==> flow/design.v <==
`timescale 1ns / 1ps
module uart4(
   uart_busy,    
   uart_tx,      
   uart_wr_i,    
   uart_dat_i,   
   sys_clk_i,    
   sys_rst_i     
);
  input uart_wr_i;
  input [7:0] uart_dat_i;
  input sys_clk_i;
  input sys_rst_i;
  output uart_busy;
  output uart_tx;
  reg [3:0] bitcount;
  reg [8:0] shifter;
  reg uart_tx;
  wire uart_busy = |bitcount[3:1];
  wire sending = |bitcount;
  reg [28:0] d;
  wire [28:0] dInc = d[28] ? (115200) : (115200 - 68000000);
  wire [28:0] dNxt = d + dInc;
  always @(posedge sys_clk_i)
  begin
    d = dNxt;
  end
  wire ser_clk = ~d[28];  
  always @(posedge sys_clk_i)
  begin
    if (sys_rst_i) begin
      uart_tx <= 1;
      bitcount <= 0;
      shifter <= 0;
    end else begin
      if (uart_wr_i & ~uart_busy) begin
        shifter <= { uart_dat_i[7:0], 1'h0 };
        bitcount <= (1 + 8 + 2);
      end
      if (sending & ser_clk) begin
        { shifter, uart_tx } <= { 1'h1, shifter };
        bitcount <= bitcount - 1;
      end
    end
  end
endmodule
# Reports on uart4
# What the tools print for uart4, step after step.
# Lines are those of the file above, counted from 1.
# Not given: --
# inputs
design,uart4
clock,sys_clk_i
library,sky130hd
corner,tt_025C_1v80

# Elaborated design
# Source: Yosys, flattened and elaborated, memories not mapped. Widths are those after wreduce. Registers that Yosys merges into a memory's read port (data or address) are not register bits. Print and check cells do not count. Equal cells are merged and count once.
# word_totals
register_bits,43
in_bits,11
output_inout_bits,2
wordCells,18
# classes
addsub,2
n_mux,5
n_logic,4
reduce_logical,3
# op_table
cell,n
adder 29 bit,1
two-way mux 29 bit,1
two-way mux 9 bit,2
two-way mux 4 bit,2
subtractor 4 x 1 -> 4 bit with constant B,1
OR reduction 4 bit,1
OR reduction 3 bit,1
AND 1 bit,2
inverter 1 bit,2
nonzero test 2 bit,1

# Depth
# Depth = most cells in a row (Yosys ltp): at word level without a register or memory, in the mapped netlist without a sequential cell, where the memories' decode and read muxes count.
# logic_depth
word_depth,5
ABC_AREA,0
ltp_mapped,9
mapped_depth_nobuf,9

# Netlist
# Source: synth_stat.txt of the flow (Yosys; design flattened, memories mapped). It holds for the ABC_AREA given above (unset counts as 0); a run with the other value may have another netlist.
# Totals and module areas in this step are rounded.
# types
cell_type,n,area_total_um2
sky130_fd_sc_hd__dfxtp_1,35,700.672
sky130_fd_sc_hd__ha_1,17,212.704
sky130_fd_sc_hd__xnor2_1,12,105.101
sky130_fd_sc_hd__mux2i_1,8,80.077
sky130_fd_sc_hd__nor2_1,18,67.565
sky130_fd_sc_hd__xor2_1,7,61.309
sky130_fd_sc_hd__a211oi_1,8,60.058
sky130_fd_sc_hd__nand2_1,14,52.55
sky130_fd_sc_hd__a21o_1,5,37.536
sky130_fd_sc_hd__a21oi_1,6,30.029
sky130_fd_sc_hd__nand3_1,6,30.029
sky130_fd_sc_hd__a21oi_2,3,26.275
sky130_fd_sc_hd__a31oi_2,2,25.024
sky130_fd_sc_hd__inv_1,6,22.522
sky130_fd_sc_hd__fa_1,1,20.019
sky130_fd_sc_hd__a221oi_1,2,17.517
sky130_fd_sc_hd__a221oi_2,1,15.014
sky130_fd_sc_hd__o21a_1,2,15.014
# Not listed: further types 24, cells in them 31.
# synth_totals
mapped_cells,184
mapped_area_um2,1800
seqArea_um2,701
ffs,35
buf_cells,5

# Worst setup path after synthesis
# Source: OpenSTA report_checks on the synthesized netlist (no wires, ideal clock, input and output delay 20% of the period each), path of least setup slack; recovery checks are left aside. Register names are those of the netlist, which keeps one name where synthesis merged equal registers.
# synth_path
path_kind,reg2reg
startpoint,register d[28]
endpoint,register d[28]
period_ns,2.38
setup_time_ns,0.091
launch_ns,0.000
arrival_time_ns,2.440
t_required_ns,2.289
slack_ns,-0.150
path_delay_ns,2.531
path_stages,10
n_path_buf,0
period_less_setup_slack_ns,2.53
# "path_delay_ns" = arrival - input delay + setup time.
# "path_stages": output pins that drive a net of the path, with the launching flip-flop's if there is one; two outputs of one cell count as two.
# "period_less_setup_slack_ns" is the clock period less the worst setup slack; recovery checks do not enter. This is arithmetic on one report: input and output delays are still those of the set period (20% each).
# The rows between start and end are the longest chain of elaborated cells between them; the timing report does not say that the signal goes this way. Where chains are equally long, one stands for them.
# A line is the first line of the expression or statement that the cell stems from. Yosys adds cells for indexed reads and writes and turns some case tables into memories.
# synth_via
cell_sequence,sky130_fd_sc_hd__dfxtp_1 sky130_fd_sc_hd__inv_1 sky130_fd_sc_hd__ha_1 sky130_fd_sc_hd__fa_1 sky130_fd_sc_hd__a31oi_2 sky130_fd_sc_hd__o221a_2 sky130_fd_sc_hd__o21ai_2 sky130_fd_sc_hd__a31oi_2 sky130_fd_sc_hd__nor2_1 sky130_fd_sc_hd__a311oi_1
elab_chain_cells,2
cells_between,2
cone_lines,2
classes_between,add/sub: 1; mux: 1
# synth_rtl
item,line,rtl
start: declaration,21,reg [28:0] d;
start: assignment,26,d = dNxt;
two-way mux 29 bit,22,wire [28:0] dInc = d[28] ? (115200) : (115200 - 68000000);
adder 29 bit,23,wire [28:0] dNxt = d + dInc;
end: assignment,26,
end: declaration,21,

# Path in the finished layout
# Path of least setup slack in the final report of record 2 (OpenROAD, finished layout, wires in). Where an end is a register, its clock arrival counts in the times.
# layout_path
path_kind,reg2reg
startpoint,register d[28]
endpoint,register d[28]
period_ns,1.85
setup_time_ns,0.09
launch_ns,0.28
arrival_time_ns,2.27
t_required_ns,2.04
slack_ns,-0.23
path_stages,10
n_path_buf,0
# The rows between start and end are the longest chain of elaborated cells between them; the timing report does not say that the signal goes this way. Where chains are equally long, one stands for them.
# layout_via
cell_sequence,sky130_fd_sc_hd__dfxtp_4 sky130_fd_sc_hd__inv_8 sky130_fd_sc_hd__ha_4 sky130_fd_sc_hd__fa_2 sky130_fd_sc_hd__a31oi_4 sky130_fd_sc_hd__o221a_4 sky130_fd_sc_hd__o21ai_4 sky130_fd_sc_hd__a31oi_4 sky130_fd_sc_hd__nor2_1 sky130_fd_sc_hd__a311oi_1
elab_chain_cells,2
cells_between,2
cone_lines,2
classes_between,add/sub: 1; mux: 1
# layout_rtl
item,line,rtl
start: declaration,21,reg [28:0] d;
start: assignment,26,d = dNxt;
two-way mux 29 bit,22,wire [28:0] dInc = d[28] ? (115200) : (115200 - 68000000);
adder 29 bit,23,wire [28:0] dNxt = d + dInc;
end: assignment,26,
end: declaration,21,

# uart4 through Yosys and OpenROAD on sky130hd: 2 stored runs, unordered, with their settings and measured results. The constraints put input and output delay at 20% of the set period each and load the outputs with 0.01 pF.
# "period_reached_ns" = clock period - worst setup slack. The figure is calculated, with input and output delays left at 20% of the set period.
# "worst_path_time_ns" = time allowed to the worst setup path (clock period - input delay - output delay, where it has them) - its slack; a late launch clock adds to it, a late capture clock takes from it.
# "fin_power_uw" is the tool's figure for a default switching activity; nothing was simulated.
# Values from the reports are rounded here.
# A setting shown as . is not set for that run.
# Among the results, . means that no value is shown for the run.
stored run,period_ns,CORE_UTILIZATION,SETUP_SLACK_MARGIN,PLACE_DENSITY_LB_ADDON,CELL_PAD_IN_SITES_GLOBAL_PLACEMENT,CELL_PAD_IN_SITES_DETAIL_PLACEMENT,GPL_TIMING_DRIVEN,GPL_ROUTABILITY_DRIVEN,SLEW_MARGIN,MIN_ROUTING_LAYER,MAX_ROUTING_LAYER,CAP_MARGIN,CORE_MARGIN,post_synth_area_um2,timing.setup.tns_ns,ws_hold_ns,period_reached_ns,setup_worst_slack_ns,stdcell_area_um2,worst_path_time_ns,worst_path_kind,util_frac,total_die_area_um2,fin_power_uw
record 1,1.47,60,0.28,0.26,0,1,1,1,0,met2,met5,20,2,.,.,.,.,.,.,.,.,.,.,.
record 2,1.85,35,-0.15,0.0,.,.,0,1,20,.,met5,10,2,1800,-1.83,0.482,2.081,-0.231,2330,2.08,reg2reg,0.462,5730,1800
# Record 1: no results, placement failed with DPL-0033
